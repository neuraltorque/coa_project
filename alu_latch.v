==> flow/design.v <==
module alu_latch(
    input clock,                
    input reset,                
    input store_high,           
    input store_low,            
    input grab,                 
    input [15:0] alu_result,    
    input [2:0] flags_in,       
    output reg [7:0] data_out,  
    output reg [2:0] flags_out   
);
reg [15:0] alu_value;
always @(posedge clock) begin
    if (reset == 1'b0) begin
        alu_value <= 16'd0;       
        flags_out <= 3'd0;
    end
    else if (grab == 1'b1) begin  
        alu_value <= alu_result;  
        flags_out <= flags_in;    
    end
end
always @* begin
    if (store_high == 1'b1) begin  
        data_out = alu_value[15:8];
    end
    else if (store_low == 1'b1) begin  
        data_out = alu_value[7:0];
    end
    else begin
        data_out = 8'hzz;  
    end
end
endmodule
* From RTL to reports: alu_latch *
The steps from the RTL of alu_latch to its reports follow in flow order.
Lines are those of the file above, counted from 1.
Operators: Yosys type, input widths -> output width; for muxes data width and select width s.
Library cell names are shortened.
Not given: n/a

design
  top module = alu_latch
  clock = clock
  standard-cell library = sky130hd
  timing corner = tt_025C_1v80

* Word-level counts *
Source: Yosys, flattened and elaborated, memories not mapped. Widths are those after wreduce; folded enables and synchronous resets count as part of the registers. Registers that Yosys merges into a memory's read port (data or address) are not register bits. Print and check cells do not count. Equal cells are merged and count once.

word-level totals
  register bits = 19
  input bits = 24
  word-level cells = 4
  output and inout port bits = 11

cells by class
  muxes and demuxes = 2

operators with widths
  kind    number
  $mux 8  2

* Logic depth *
Depth = most cells in a row (Yosys ltp): at word level without a register or memory, in the mapped netlist without a sequential cell, where the memories' decode and read muxes count.

depth
  depth after elaboration = 2
  ABC_AREA = 0
  gate-level depth with buffers = 4
  mapped depth without buffers = 2

* After synthesis *
Source: synth_stat.txt of the flow (Yosys; design flattened, memories mapped). It holds for the ABC_AREA given above (unset counts as 0); a run with the other value may have another netlist.

cell types
  cell type  number  total area (sq um)
  dfxtp_1    19      380.365
  mux2i_1    19      190.182
  nor2b_1    19      118.864
  mux2_2     8       90.086
  buf_12     1       20.019
  buf_6      1       11.261
  buf_2      1       5.005
  clkbuf_1   1       3.754

synthesis totals
  cell area after synthesis = 0.0008195 sq mm
  sequential area = 0.0003804 sq mm
  buffers = 4
  mapped flip-flops = 19
  mapped cells = 69

* Path before layout *
Source: OpenSTA report_checks on the synthesized netlist (no wires, ideal clock, input and output delay 20% of the period each), path of least setup slack; recovery checks are left aside. Register names are those of the netlist, which keeps one name where synthesis merged equal registers.

timing after synthesis
  path type = input -> output
  start point = input store_high
  end point = output data_out[0]
  stages on the path = 2
  path delay = 0.534 ns
  data required time = 1.056 ns
  input delay = 0.264 ns
  slack = 0.258 ns
  output delay = 0.264 ns
  arrival = 0.798 ns
  period = 1.32 ns
  buffers on the path = 1
  time at the first pin = 0.264 ns
  synthesis period reached = 1.062 ns

"path delay" is the arrival time less input delay plus setup time.
At an output port there is no setup time.
"stages on the path": output pins that drive a net of the path, with the launching flip-flop's if there is one; two outputs of one cell count as two.
"synthesis period reached" = period - worst setup slack (recovery checks aside). The figure is calculated, with input and output delays left at 20% of the set period.
The rows between start and end are the longest chain of elaborated cells between them; the timing report does not say that the signal goes this way. Where chains are equally long, one stands for them.
A line is the first line of the expression or statement that the cell stems from. Yosys adds cells for indexed reads and writes and turns some case tables into memories.

between the ends, after synthesis
  cells stage by stage = buf_2 -> mux2_2
  cells in the longest elaborated chain = 1
  elaborated cells on any way between the ends = 1
  RTL lines with such cells = 1
  those cells by class = mux: 1

RTL lines, path after synthesis
  item                RTL line  source
  start: declaration  4         input store_high,
  $mux 8              24        if (store_high == 1'b1) begin
  end: declaration    9         output reg [7:0] data_out,

* Path in the finished layout *
Path of least setup slack in the final report of entry A (OpenROAD, finished layout, wires in). Where an end is a register, its clock arrival counts in the times.

timing after layout
  path type = register -> output
  start point = register alu_value[2]
  end point = output data_out[2]
  slack = -0.50 ns
  time at the first pin = 0.25 ns
  period = 0.576 ns
  data required time = 0.46 ns
  buffers on the path = 1
  output delay = 0.12 ns
  stages on the path = 3
  arrival = 0.96 ns

The rows between start and end are the longest chain of elaborated cells between them; the timing report does not say that the signal goes this way. Where chains are equally long, one stands for them.

between the ends, after layout
  cells stage by stage = dfxtp_2 -> mux2_4 -> buf_6
  cells in the longest elaborated chain = 2
  elaborated cells on any way between the ends = 2
  RTL lines with such cells = 2
  those cells by class = mux: 2

RTL lines, path after layout
  item                RTL line  source
  start: declaration  12        reg [15:0] alu_value;
  start: assignment   15        alu_value <= 16'd0;
  start: assignment   19        alu_value <= alu_result;
  $mux 8              27        else if (store_low == 1'b1) begin
  $mux 8              24        if (store_high == 1'b1) begin
  end: declaration    9         output reg [7:0] data_out,

# Flow runs of alu_latch

alu_latch through Yosys and OpenROAD on sky130hd: 2 stored runs, unordered, with their settings and measured results. The constraints put input and output delay at 20% of the set period each and load the outputs with 0.01 pF.
"worst setup path time" is the time allowed to the run's worst setup path (the clock period less input and output delay, where it has them) less its slack. Clock arrival times count: a late capture clock shortens it, a late launch clock lengthens it.
Among the settings, n/a means not set for that run.

name                                       entry A             entry B
period_ns                                  0.576               1.47
CORE_UTILIZATION                           18                  31
SETUP_SLACK_MARGIN                         0.15                0.36
PLACE_DENSITY_LB_ADDON                     0.09                n/a
HOLD_SLACK_MARGIN                          0.15                n/a
CORE_ASPECT_RATIO                          1.67                n/a
CORE_MARGIN                                9                   2
CELL_PAD_IN_SITES_GLOBAL_PLACEMENT         1                   n/a
GPL_TIMING_DRIVEN                          0                   0
GPL_ROUTABILITY_DRIVEN                     0                   n/a
CTS_CLUSTER_SIZE                           72                  n/a
CTS_CLUSTER_DIAMETER                       192                 391
MAX_ROUTING_LAYER                          met4                n/a
CAP_MARGIN                                 20                  10
SLEW_MARGIN                                20                  20
PLACE_DENSITY                              n/a                 0.7
ABC_AREA                                   n/a                 1
MIN_ROUTING_LAYER                          n/a                 met2
area of the die (sq mm)                    0.0073863           0.0033356
total negative slack on setup checks (ns)  -5.241              0.000
worst setup path time (ns)                 0.96                0.95
type of the worst setup path               register -> output  register -> output
worst setup slack after layout (ns)        -0.501              0.231
synthesis area (sq mm)                     0.0008195           0.0008959
utilization after layout (%)               30.5                45.9
