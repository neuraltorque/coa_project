==> flow/design.v <==
module generalpurpose_registers(
    input clock,
    input reset,
    input read_data,
    input write_data,
    input [2:0] input_select,
    input [2:0] output_select,
    input [2:0] alu_output_select,
    inout [7:0] data_bus,
    output reg [7:0] alu_primary_value
);
reg [7:0] registers[7:0];
reg [7:0] output_value;
integer i;
always @(posedge clock) begin
    if (reset == 1'b0) begin
        for (i = 0; i < 8; i = i + 1) begin
            registers[i] <= 8'd0;
        end
    end
    else if (read_data == 1'b1) begin
        registers[input_select] <= data_bus;  
    end
end
assign output_value = registers[output_select];            
assign alu_primary_value = registers[alu_output_select];  
assign data_bus = write_data ? output_value : 8'hzz;     
endmodule
Step by step through the tools: generalpurpose_registers

The steps from the RTL of generalpurpose_registers to its reports follow in flow order.
Line numbers count from 1 in the design file above.
Operators: Yosys type, input widths -> output width; for muxes data width and select width s.
Cell names lack the library's common part.
Not given: n/a

Design top: generalpurpose_registers
Clock port: clock
Standard-cell library: sky130hd
Library corner: tt_025C_1v80

Word-level counts

Counts by Yosys on the flattened word-level netlist (proc, flatten, opt, wreduce; memories kept). Register bits leave out memories and registers merged into their read ports (data or address); mux counts leave out enables and synchronous resets folded into registers. Print and check cells are left out. Cells with the same type and inputs are merged into one.
Memory sizes are those after Yosys's memory passes, which may raise the word count (mostly to a power of two), join words into wider ones and drop unused or constant bits.

Register bits: 0
Output and inout port bits: 16
Memories: 1
RAM bits: 64

Memory list:

| memory    | words | width | RTL line | source |
| registers | 8     | 8     | 12       | `reg [7:0] registers[7:0];` |

Mux-type cells: 8

Operator list:

| kind   | count |
| $mux 8 | 3 |
| $mux 3 | 2 |
| $mux 1 | 3 |

Logic depth

Depth = most cells in a row (Yosys ltp): at word level without a register or memory, in the mapped netlist without a sequential cell, where the memories' decode and read muxes count.

Depth in word-level cells: 3
ABC_AREA: 0
Mapped depth: 6

Synthesis result

Source: synth_stat.txt of the flow (Yosys; design flattened, memories mapped). It holds for the ABC_AREA given above (unset counts as 0); a run with the other value may have another netlist.

Cells by type:

| type      | count |
| edfxtp_1  | 64 |
| mux4_1    | 15 |
| nor3_1    | 64 |
| mux2_2    | 24 |
| mux2i_1   | 16 |
| o22ai_2   | 7 |
| a22o_1    | 7 |
| nand2_1   | 15 |
| buf_2     | 9 |
| nor2_1    | 10 |
| o2bb2ai_2 | 2 |
| buf_4     | 3 |
| buf_6     | 2 |
| mux4_2    | 1 |
| buf_12    | 1 |
| clkbuf_1  | 5 |
| nor2b_1   | 3 |
| nand3_1   | 2 |

Not listed: further types 4, cells in them 4.

Standard cells after synthesis: 254
Flip-flops: 64
Chip area (Yosys): 3544.6 um^2

Timing after synthesis

Source: OpenSTA report_checks on the synthesized netlist (no wires, ideal clock, input and output delay 20% of the period each), path of least setup slack; recovery checks are left aside. Register names are those of the netlist, which keeps one name where synthesis merged equal registers.

Path kind: input port to output port
Start point: input port alu_output_select[0]
End point: output port alu_primary_value[1]
Required time: 3232 ps
External output delay: 808 ps
Arrival time: 1871 ps
Slack: 1361 ps
Path delay: 1063 ps
Time at the first pin: 808 ps
Stages on the path: 4
Path buffers: 2
Clock period: 4040 ps
Synthesis period reached: 2679 ps

"path delay" is the arrival time less input delay plus setup time.
A path that ends at an output port has no setup time.
"stages on the path" counts driving pins, that of a launching flip-flop among them; a cell with two outputs on the path counts twice.
"synthesis period reached" = period - worst setup slack (recovery checks aside). The figure is calculated, with input and output delays left at 20% of the set period.
Between the ends stands the longest chain of elaborated cells between them, by number of cells; it is not shown to be the way that was timed. Of several equally long chains one is given.
A line is the first line of the expression or statement that the cell stems from. Yosys adds cells for indexed reads and writes and turns some case tables into memories.
A memory read counts as a cell of the chain, while the word-level depth stops at memories.

Path through: buf_6 > buf_12 > mux4_1 > mux2_2
Cells in the longest elaborated chain: 1
Elaborated cells between the ends (all ways): 1
Classes of those cells: memory (1)

RTL lines, path after synthesis:

| element            | RTL line | source |
| start: declaration | 8        | `input [2:0] alu_output_select,` |
| $mem_v2 8x8        | 12       | `reg [7:0] registers[7:0];` |
| end: declaration   | 10       | `output reg [7:0] alu_primary_value` |

Path in the finished layout

Path of least setup slack in the final report of run 1 (OpenROAD, finished layout, wires in). Where an end is a register, its clock arrival counts in the times.
The path's times are printed in steps of 10 ps; the period is the one set.

Path kind: flip-flop to output port
Start point: memory registers[1][5]
End point: output port alu_primary_value[5]
Slack: -370 ps
Clock period: 1780 ps
Arrival time: 1790 ps
Required time: 1420 ps
External output delay: 360 ps
Stages on the path: 4
Path buffers: 1
Time at the first pin: 350 ps

Between the ends stands the longest chain of elaborated cells between them, by number of cells; it is not shown to be the way that was timed. Of several equally long chains one is given.
A memory read counts as a cell of the chain, while the word-level depth stops at memories.

Path through: edfxtp_1 > mux4_2 > mux2_2 > buf_6
Cells in the longest elaborated chain: 1
Elaborated cells between the ends (all ways): 1
Classes of those cells: memory (1)

RTL lines, path after layout:

| element            | RTL line | source |
| start: declaration | 12       | `reg [7:0] registers[7:0];` |
| $mem_v2 8x8        | 12       |  |
| end: declaration   | 10       | `output reg [7:0] alu_primary_value` |

Memo
Re: implementation data of generalpurpose_registers

Settings and measured results of 2 stored flow runs for module generalpurpose_registers (sky130hd), not sorted in any way. The constraints put input and output delay at 20% of the set period each and load the outputs with 0.01 pF.
"period achieved" means the clock period less the worst setup slack. The figure is calculated, with input and output delays left at 20% of the set period.
"worst setup path time": the worst setup path's part of the clock period (all of it between registers, 20% less for each end at a port) less its slack. A launch clock that arrives late makes it longer, a capture clock that arrives late makes it shorter.
By "total power of the final layout" is meant OpenSTA's value without simulated activity: inputs other than the clock are taken to toggle once in ten clock periods, and the tool carries that through the logic.
"worst setup path time" is given in steps of 10 ps.
Among the settings, n/a means not set for that run.

| setting or result                             | run 1                    | run 2                    |
| period_ns                                     | 1.78                     | 1.43                     |
| CORE_UTILIZATION                              | 66                       | 18                       |
| CAP_MARGIN                                    | 20                       | 20                       |
| CORE_MARGIN                                   | 2                        | 2                        |
| SLEW_MARGIN                                   | 20                       | 25                       |
| SETUP_SLACK_MARGIN                            | n/a                      | 0.13                     |
| CORE_ASPECT_RATIO                             | n/a                      | 0.65                     |
| CELL_PAD_IN_SITES_DETAIL_PLACEMENT            | n/a                      | 0                        |
| TNS_END_PERCENT                               | n/a                      | 45                       |
| ABC_AREA                                      | n/a                      | 0                        |
| MIN_ROUTING_LAYER                             | n/a                      | met1                     |
| MAX_ROUTING_LAYER                             | n/a                      | met5                     |
| worst setup slack after layout (ps)           | -366                     | -509                     |
| period achieved (ps)                          | 2146                     | 1939                     |
| worst setup path time (ps)                    | 1790                     | 1650                     |
| critical path kind                            | flip-flop to output port | flip-flop to output port |
| area of the synthesized netlist (um^2)        | 3544.6                   | 3544.6                   |
| die size (um^2)                               | 5973.0                   | 20856.5                  |
| post-route worst hold slack (ps)              | 812                      | 562                      |
| total power of the final layout (W)           | 0.003704                 | 0.005502                 |
| standard-cell area of the final layout (um^2) | 4849.6                   | 5676.7                   |
| final setup TNS (ps)                          | -2638                    | -7616                    |
